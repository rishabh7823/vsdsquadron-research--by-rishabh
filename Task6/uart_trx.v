==> flow/design.v <==
module uart_tx_8n1 (
    clk,         
    txbyte,      
    senddata,    
    txdone,      
    tx,          
    );
    input clk;
    input[7:0] txbyte;
    input senddata;
    output txdone;
    output tx;
    parameter STATE_IDLE=8'd0;
    parameter STATE_STARTTX=8'd1;
    parameter STATE_TXING=8'd2;
    parameter STATE_TXDONE=8'd3;
    reg[7:0] state=8'b0;
    reg[7:0] buf_tx=8'b0;
    reg[7:0] bits_sent=8'b0;
    reg txbit=1'b1;
    reg txdone=1'b0;
    assign tx=txbit;
    always @ (posedge clk) begin
        if (senddata == 1 && state == STATE_IDLE) begin
            state <= STATE_STARTTX;
            buf_tx <= txbyte;
            txdone <= 1'b0;
        end else if (state == STATE_IDLE) begin
            txbit <= 1'b1;
            txdone <= 1'b0;
        end
        if (state == STATE_STARTTX) begin
            txbit <= 1'b0;
            state <= STATE_TXING;
        end
        if (state == STATE_TXING && bits_sent < 8'd8) begin
            txbit <= buf_tx[0];
            buf_tx <= buf_tx>>1;
            bits_sent = bits_sent + 1;
        end else if (state == STATE_TXING) begin
            txbit <= 1'b1;
            bits_sent <= 8'b0;
            state <= STATE_TXDONE;
        end
        if (state == STATE_TXDONE) begin
            txdone <= 1'b1;
            state <= STATE_IDLE;
        end
    end
endmodule
module top (
  output wire led_red  ,  
  output wire led_blue ,  
  output wire led_green ,  
  output wire uarttx ,  
  input wire uartrx ,  
  input wire  hw_clk
);
  wire        int_osc            ;
  reg  [27:0] frequency_counter_i;
    reg clk_9600 = 0;
    reg [31:0] cntr_9600 = 32'b0;
    parameter period_9600 = 625;
uart_tx_8n1 DanUART (.clk (clk_9600), .txbyte("D"), .senddata(frequency_counter_i[24]), .tx(uarttx));
  SB_HFOSC #(.CLKHF_DIV ("0b10")) u_SB_HFOSC ( .CLKHFPU(1'b1), .CLKHFEN(1'b1), .CLKHF(int_osc));
  always @(posedge int_osc) begin
    frequency_counter_i <= frequency_counter_i + 1'b1;
        cntr_9600 <= cntr_9600 + 1;
        if (cntr_9600 == period_9600) begin
            clk_9600 <= ~clk_9600;
            cntr_9600 <= 32'b0;
        end
  end
  SB_RGBA_DRV RGB_DRIVER (
    .RGBLEDEN(1'b1                                            ),
    .RGB0PWM (uartrx),
    .RGB1PWM (uartrx),
    .RGB2PWM (uartrx),
    .CURREN  (1'b1                                            ),
    .RGB0    (led_green                                       ),  
    .RGB1    (led_blue                                        ),
    .RGB2    (led_red                                         )
  );
  defparam RGB_DRIVER.RGB0_CURRENT = "0b000001";
  defparam RGB_DRIVER.RGB1_CURRENT = "0b000001";
  defparam RGB_DRIVER.RGB2_CURRENT = "0b000001";
endmodule
* Reports on uart_tx_8n1 *
Tool output for the design above, in the order of the flow.
Line numbers count from 1 in the design file above.
Operators carry their Yosys type and port widths (W data, S select, Z words).
The mark - stands for no value.

set-up
  design top = uart_tx_8n1
  clock port = clk
  cell library = sky130hd
  timing corner = tt_025C_1v80

* Elaborated design *
Source: Yosys, flattened and elaborated, memories not mapped. Widths are those after wreduce. Registers that Yosys merges into a memory's read port (data or address) are not register bits. Print and check cells do not count. Equal cells are merged and count once.

word-level totals
  output and inout port bits = 2
  register bits after elaboration = 26

cells by class
  $add $sub $neg = 1
  reduce/logical cells = 8
  equality and inequality tests = 4
  mux-type cells = 15
  $lt $le $gt $ge = 1

operators by type and width
  cell                   count
  $mux W8                7
  $eq A8 B2 Y1 const B   2
  $add A8 B1 Y8 const B  1
  $eq A8 B1 Y1 const B   1
  $lt A8 B4 Y1 const B   1
  $logic_not A8 Y1       1
  $mux W7                1
  $mux W1                7
  $reduce_bool A2 Y1     3
  $ne A4 B1 Y1 const B   1
  $reduce_bool A4 Y1     1
  $logic_and A1 B1 Y1    2
  $reduce_and A2 Y1      1

* Depth *
Yosys ltp: most cells in a row. Word level: on the elaborated netlist, between registers, memories and ports. Mapped: between sequential cells and ports; inverters and the memories' decode and read muxes count.

depth
  depth after elaboration = 6
  ABC_AREA = 0
  gate-level depth with buffers = 5

* Mapped cells and area *
Source: synth_stat.txt of the flow (Yosys; design flattened, memories mapped). It holds for the ABC_AREA given above (unset counts as 0); a run with the other value may have another netlist.
Totals and module areas in this step are rounded.

cell types
  cell                       count  total area (sq um)
  sky130_fd_sc_hd__edfxtp_1  16     480.461
  sky130_fd_sc_hd__dfxtp_1   10     200.192
  sky130_fd_sc_hd__mux2_2    7      78.826
  sky130_fd_sc_hd__clkbuf_1  9      33.782
  sky130_fd_sc_hd__nand2_1   7      26.275
  sky130_fd_sc_hd__nor4_1    4      25.024
  sky130_fd_sc_hd__o21ai_0   4      20.019
  sky130_fd_sc_hd__nor2_1    5      18.768
  sky130_fd_sc_hd__xnor2_1   2      17.517
  sky130_fd_sc_hd__nor3_4    1      16.266
  sky130_fd_sc_hd__nor3b_1   2      15.014
  sky130_fd_sc_hd__and2_1    2      12.512
  sky130_fd_sc_hd__ha_1      1      12.512
  sky130_fd_sc_hd__nor2b_1   2      12.512
  sky130_fd_sc_hd__a311o_1   1      10.01
  sky130_fd_sc_hd__nand3_1   2      10.01
  sky130_fd_sc_hd__nor3_1    2      10.01
  sky130_fd_sc_hd__xor2_1    1      8.758

Not listed: further types 4, cells in them 4.

mapped netlist
  mapped area = 1030 sq um
  cells in the netlist = 82
  buffers = 9
  area of sequential cells = 681 sq um
  flip-flops = 26

* Timing after synthesis *
OpenSTA on the mapped netlist: ideal clock, no wires. The path of least setup slack (recovery checks aside). Input and output delay are each 20% of the period. Register names are those of the netlist, which keeps one name where synthesis merged equal registers.

timing after synthesis
  path type = reg2reg
  start = register state[4]
  end = register bits_sent[0]
  arrival time = 1.356 ns
  data required time = 1.470 ns
  stages on the path = 5
  delay of the path = 1.726 ns
  setup time = 0.370 ns
  period = 1.84 ns
  slack = 0.114 ns
  synthesis period reached = 1.726 ns

"delay of the path" is the arrival time less input delay plus setup time.
"stages on the path" counts driving pins, that of a launching flip-flop among them; a cell with two outputs on the path counts twice.
"synthesis period reached" is the clock period less the worst setup slack; recovery checks do not enter. This is arithmetic on one report: input and output delays are still those of the set period (20% each).
Between the ends stands the longest chain of elaborated cells between them, by number of cells; it is not shown to be the way that was timed. Of several equally long chains one is given.
A line is the first line of the expression or statement that the cell stems from. Yosys adds cells for indexed reads and writes and turns some case tables into memories.
At most two assigning lines are given for a register; there are more.
Only ways into the end's enable, where the timed path ends, are counted here.

on the way, after synthesis
  path through = sky130_fd_sc_hd__dfxtp_1 -> sky130_fd_sc_hd__nor4_1 -> sky130_fd_sc_hd__nand2_1 -> sky130_fd_sc_hd__clkbuf_1 -> sky130_fd_sc_hd__nor2_1
  length of the longest elaborated chain = 3

RTL lines, path after synthesis
  item                 line  text
  start: declaration   17    reg[7:0] state=8'b0;
  start: assignment    25    state <= STATE_STARTTX;
  start: assignment    34    state <= STATE_TXING;
  $eq A8 B2 Y1         36    if (state == STATE_TXING && bits_sent < 8'd8) begin
  $logic_and A1 B1 Y1  36
  $reduce_bool A2 Y1   -
  end: assignment      39    bits_sent = bits_sent + 1;
  end: assignment      42    bits_sent <= 8'b0;
  end: declaration     19    reg[7:0] bits_sent=8'b0;

* Worst path after layout *
From the final timing report of run 2: the path of least setup slack in the routed layout; clock arrival at registers is part of the times.

timing after layout
  path type = reg2reg
  start = register state[4]
  end = register buf_tx[3]
  stages on the path = 5
  period = 2.03 ns
  slack = 0.20 ns
  setup time = 0.23 ns
  data required time = 2.10 ns
  arrival time = 1.90 ns

Between the ends stands the longest chain of elaborated cells between them, by number of cells; it is not shown to be the way that was timed. Of several equally long chains one is given.
At most two assigning lines are given for a register; there are more.
Ways into the end's enable are left out, as the timed path ends at the data pin.

on the way, after layout
  path through = sky130_fd_sc_hd__dfxtp_1 -> sky130_fd_sc_hd__nor4_1 -> sky130_fd_sc_hd__nand2_1 -> sky130_fd_sc_hd__nor3_4 -> sky130_fd_sc_hd__mux2_2
  length of the longest elaborated chain = 4

RTL lines, path after layout
  item                 line  text
  start: declaration   17    reg[7:0] state=8'b0;
  start: assignment    25    state <= STATE_STARTTX;
  start: assignment    34    state <= STATE_TXING;
  $logic_not A8 Y1     24    if (senddata == 1 && state == STATE_IDLE) begin
  $logic_and A1 B1 Y1  24
  $mux W8              24
  $mux W7              36    if (state == STATE_TXING && bits_sent < 8'd8) begin
  end: assignment      26    buf_tx <= txbyte;
  end: assignment      38    buf_tx <= buf_tx>>1;
  end: declaration     18    reg[7:0] buf_tx=8'b0;

==> runs of uart_tx_8n1 <==
Design uart_tx_8n1 on sky130hd. What follows are 2 stored runs of the flow, each under its own settings; their order means nothing. The constraints put input and output delay at 20% of the set period each and load the outputs with 0.01 pF.
"reached clock period" = clock period - worst setup slack. The figure is calculated, with input and output delays left at 20% of the set period.
"time of the worst setup path" means the part of the period allowed to the worst setup path (the constraints hold back 20% at inputs and 20% at outputs) less its slack; where the path has registers, the arrival times of their clocks count too.
"total power of the final layout" is the tool's figure for a default switching activity; nothing was simulated.
Results are given in rounded form.
Settings: -- = not set for that run.
A result given as -- is not shown for that run.

name                                       run 1  run 2
period_ns                                  1.36   2.03
CORE_UTILIZATION                           63     40
SETUP_SLACK_MARGIN                         0.39   0.01
TNS_END_PERCENT                            95     --
CTS_CLUSTER_SIZE                           93     --
SLEW_MARGIN                                35     20
MIN_ROUTING_LAYER                          met2   --
CAP_MARGIN                                 20     20
CORE_MARGIN                                2      2
worst hold slack in the final report (ns)  --     0.359
time of the worst setup path (ns)          --     1.83
class of the worst setup path              --     reg2reg
die outline area (sq um)                   --     3000
worst setup slack after layout (ns)        --     0.196
reached clock period (ns)                  --     1.834
setup TNS (ns)                             --     0.000
std-cell area (final layout) (sq um)       --     1240
post-route utilization (%)                 --     50.4
post-synthesis cell area (sq um)           --     1030
total power of the final layout (mW)       --     0.832

Run 1: no final report: routing broke off with DPL-0038
